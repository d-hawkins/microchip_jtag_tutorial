==> flow/design.v <==
module jtag_to_register #(
		parameter int WIDTH      = 32,
		parameter int UPDATE_CLK = 0
	) (
		input              jtag_sel,    
		input              jtag_drck,   
		input              jtag_tdi,
		output             jtag_tdo,
		input              jtag_tlr,
		input              jtag_cdr,
		input              jtag_sdr,
		input              jtag_udr,
		output [WIDTH-1:0] control,
		input  [WIDTH-1:0] status
	);
	logic [WIDTH-1:0] serial;
	logic [WIDTH-1:0] parallel;
	always_ff @(posedge jtag_tlr, posedge jtag_drck) begin
		if (jtag_tlr) begin
			serial <= '0;
		end
		else begin
			if (jtag_sel) begin
				if (jtag_cdr) begin
					serial <= status;
				end
				else if (jtag_sdr) begin
					serial <= {jtag_tdi, serial[WIDTH-1:1]};
				end
			end
		end
	end
	assign jtag_tdo = serial[0];
	if (UPDATE_CLK == 0) begin: g0
		always_ff @(posedge jtag_tlr, posedge jtag_drck) begin
			if (jtag_tlr) begin
				parallel <= '0;
			end
			else begin
				if (jtag_sel) begin
					if (jtag_udr) begin
						parallel <= serial;
					end
				end
			end
		end
	end
	else begin: g1
		always_ff @(posedge jtag_tlr, posedge jtag_udr) begin
			if (jtag_tlr) begin
				parallel <= '0;
			end
			else begin
				if (jtag_sel) begin
					parallel <= serial;
				end
			end
		end
	end
	assign control = parallel;
endmodule
---- Step by step through the tools: jtag_to_register ----
The steps from the RTL of jtag_to_register to its reports follow in flow order.
Line numbers count from 1 in the design file above.
Operators: Yosys type, input widths -> output width; for muxes data width and select width s.
Not given: n/a
design
  design top .............................. jtag_to_register
  clock input ............................. jtag_drck
  cell library ............................ sky130hd
  library corner .......................... tt_025C_1v80

---- Word-level counts ----
Source: Yosys, flattened and elaborated, memories not mapped. Widths are those after wreduce. Registers that Yosys merges into a memory's read port (data or address) are not register bits. Print and check cells do not count. Equal cells are merged and count once.
word-level totals
  output and inout bits ................... 33
  bits in registers ....................... 64
  elaborated cells ........................ 7
  input port bits ......................... 39
cells by class
  reduce/logical cells .................... 3
  mux-type cells .......................... 2
operators with widths
  cell               count
  $mux 32            2
  $reduce_and 2->1   2
  $reduce_bool 2->1  1

---- Depth ----
Longest topological path by Yosys (ltp), each cell counted once; first at word level (registers and memories cut), then after technology mapping (sequential cells cut; the memories' decode and read muxes count).
logic depth
  depth after elaboration ................. 2
  ABC_AREA ................................ 0
  gate-level depth with buffers ........... 5
  mapped depth without buffers ............ 2

---- Netlist ----
The flow's flattened synthesis, as Yosys stat reports it; memories are mapped. The netlist is that of the ABC_AREA named above (0 if unset); the other value can give another one.
cell types
  cell type                   count  area in all (µm²)
  sky130_fd_sc_hd__dfrtp_1    64     1.6E+03
  sky130_fd_sc_hd__mux2_4     30     450.432
  sky130_fd_sc_hd__o221a_1    32     360.346
  sky130_fd_sc_hd__nand3b_1   30     225.216
  sky130_fd_sc_hd__nand2b_1   22     137.632
  sky130_fd_sc_hd__buf_6      9      101.347
  sky130_fd_sc_hd__or2b_1     9      67.565
  sky130_fd_sc_hd__buf_2      6      30.029
  sky130_fd_sc_hd__mux2_1     2      22.522
  sky130_fd_sc_hd__o21a_4     1      15.014
  sky130_fd_sc_hd__buf_1      3      11.261
  sky130_fd_sc_hd__nand2_4    1      11.261
  sky130_fd_sc_hd__nand4bb_1  1      11.261
  sky130_fd_sc_hd__or4bb_1    1      11.261
  sky130_fd_sc_hd__buf_4      1      7.507
  sky130_fd_sc_hd__clkbuf_1   1      3.754
  sky130_fd_sc_hd__inv_1      1      3.754
  sky130_fd_sc_hd__nand2_1    1      3.754
mapped netlist
  mapped flip-flops ....................... 64
  chip area (Yosys) ....................... 3,075.4 µm²
  buffers ................................. 20
  area of sequential cells ................ 1,601.5 µm²
  cell count .............................. 215

---- Path before layout ----
Path of least setup slack by OpenSTA after synthesis, without wires, with an ideal clock, recovery checks aside; 20% of the period is set as input and as output delay. Where synthesis merged equal registers, the netlist keeps one of their names.
timing post-synthesis
  path kind ............................... register to register
  start ................................... register serial[30]
  end ..................................... register serial[29]
  time at the first pin ................... 0 ps
  driving pins on the path ................ 3
  delay of the path ....................... 1,081 ps
  clock period ............................ 1,310 ps
  library setup time ...................... 123 ps
  setup slack ............................. 229 ps
  arrival ................................. 958 ps
  path buffers ............................ 0
  data required time ...................... 1,187 ps
  synthesis period reached ................ 1,081 ps
"delay of the path" is the arrival time less input delay plus setup time.
"driving pins on the path" counts driving pins, that of a launching flip-flop among them; a cell with two outputs on the path counts twice.
"synthesis period reached" is the clock period less the worst setup slack; recovery checks do not enter. This is arithmetic on one report: input and output delays are still those of the set period (20% each).
Between the ends stands the longest chain of elaborated cells between them, by number of cells; it is not shown to be the way that was timed. Of several equally long chains one is given.
A line is the first line of the expression or statement that the cell stems from. Yosys adds cells for indexed reads and writes and turns some case tables into memories.
At most two assigning lines are given for a register; there are more.
on the way, post-synthesis
  cells stage by stage .................... sky130_fd_sc_hd__dfrtp_1 > sky130_fd_sc_hd__or4bb_1 > sky130_fd_sc_hd__o221a_1
  length of the longest elaborated chain .. 2
  elaborated cells between the ends (all ways) .. 2
  source lines of those cells ............. 2
  classes of those cells .................. 2 x mux
ends and longest elaborated chain, post-synthesis
  what           RTL line  text
  from (decl)    16        logic [WIDTH-1:0] serial;
  from (assign)  25        serial <= status;
  from (assign)  28        serial <= {jtag_tdi, serial[WIDTH-1:1]};
  $mux 32        27        else if (jtag_sdr) begin
  $mux 32        24        if (jtag_cdr) begin
  to (assign)    25
  to (assign)    28
  to (decl)      16

---- Timing after layout ----
Path of least setup slack in the final report of entry A (OpenROAD, finished layout, wires in). Where an end is a register, its clock arrival counts in the times.
The report prints the path's times to 10 ps; the period is as set.
timing after layout
  path kind ............................... register to register
  start ................................... register serial[30]
  end ..................................... register serial[29]
  path buffers ............................ 0
  data required time ...................... 970 ps
  arrival ................................. 1,290 ps
  driving pins on the path ................ 3
  library setup time ...................... 110 ps
  clock period ............................ 756 ps
  setup slack ............................. -320 ps
  time at the first pin ................... 330 ps
Between the ends stands the longest chain of elaborated cells between them, by number of cells; it is not shown to be the way that was timed. Of several equally long chains one is given.
At most two assigning lines are given for a register; there are more.
on the way, after layout
  cells stage by stage .................... sky130_fd_sc_hd__dfrtp_1 > sky130_fd_sc_hd__or4bb_1 > sky130_fd_sc_hd__o221a_1
  length of the longest elaborated chain .. 2
  elaborated cells between the ends (all ways) .. 2
  source lines of those cells ............. 2
  classes of those cells .................. 2 x mux
ends and longest elaborated chain, after layout
  what           RTL line  text
  from (decl)    16        logic [WIDTH-1:0] serial;
  from (assign)  25        serial <= status;
  from (assign)  28        serial <= {jtag_tdi, serial[WIDTH-1:1]};
  $mux 32        27        else if (jtag_sdr) begin
  $mux 32        24        if (jtag_cdr) begin
  to (assign)    25
  to (assign)    28
  to (decl)      16

Data sheet: physical implementation of jtag_to_register

Module jtag_to_register, platform sky130hd: 2 stored runs of the flow (Yosys, OpenROAD) with differing settings, in no particular order. Input and output delays are each 20% of the period that was set; the output load is 0.01 pF.
"achieved period" = clock period - worst setup slack. The figure is calculated, with input and output delays left at 20% of the set period.
By "allowed time less slack (worst setup path)" is meant the share of the clock period that the worst setup path is allowed (20% is reserved at inputs, 20% at outputs), minus its slack. Clock arrival times at its registers enter into it.
"total power of the final layout": no workload was simulated; the value follows from the tool's default switching activity.
"allowed time less slack (worst setup path)" is given in steps of 10 ps.

---- entry A ----
settings
  period_ns = 0.756
  CORE_UTILIZATION = 30
  SETUP_SLACK_MARGIN = 0.22
  PLACE_DENSITY_LB_ADDON = 0.12
  CORE_ASPECT_RATIO = 1.2
  CORE_MARGIN = 7
  GPL_TIMING_DRIVEN = 0
  CTS_CLUSTER_SIZE = 47
  MIN_ROUTING_LAYER = met2
  MAX_ROUTING_LAYER = met4
  CAP_MARGIN = 20
  SLEW_MARGIN = 20
results
  cell area after synthesis ............... 3,075.4 µm²
  die size ................................ 13,293.5 µm²
  standard-cell area after layout ......... 4,805.9 µm²
  utilization of the finished layout ...... 48.0%
  worst setup slack after layout .......... -317 ps
  total negative setup slack .............. -15,814 ps
  total power of the final layout ......... 11,931 uW
  achieved period ......................... 1,073 ps
  allowed time less slack (worst setup path) .. 1,070 ps
  worst setup path kind ................... register to register

---- entry B ----
settings
  period_ns = 1.2
  SETUP_SLACK_MARGIN = 0.06
  CAP_MARGIN = 20
  CORE_MARGIN = 2
  CORE_UTILIZATION = 40
  SLEW_MARGIN = 20
results
  cell area after synthesis ............... 3,075.4 µm²
  die size ................................ 8,406.1 µm²
  standard-cell area after layout ......... 4,152.7 µm²
  utilization of the finished layout ...... 56.6%
  worst setup slack after layout .......... 80 ps
  total negative setup slack .............. 0 ps
  total power of the final layout ......... 6,243 uW
  achieved period ......................... 1,120 ps
  allowed time less slack (worst setup path) .. 1,120 ps
  worst setup path kind ................... register to register
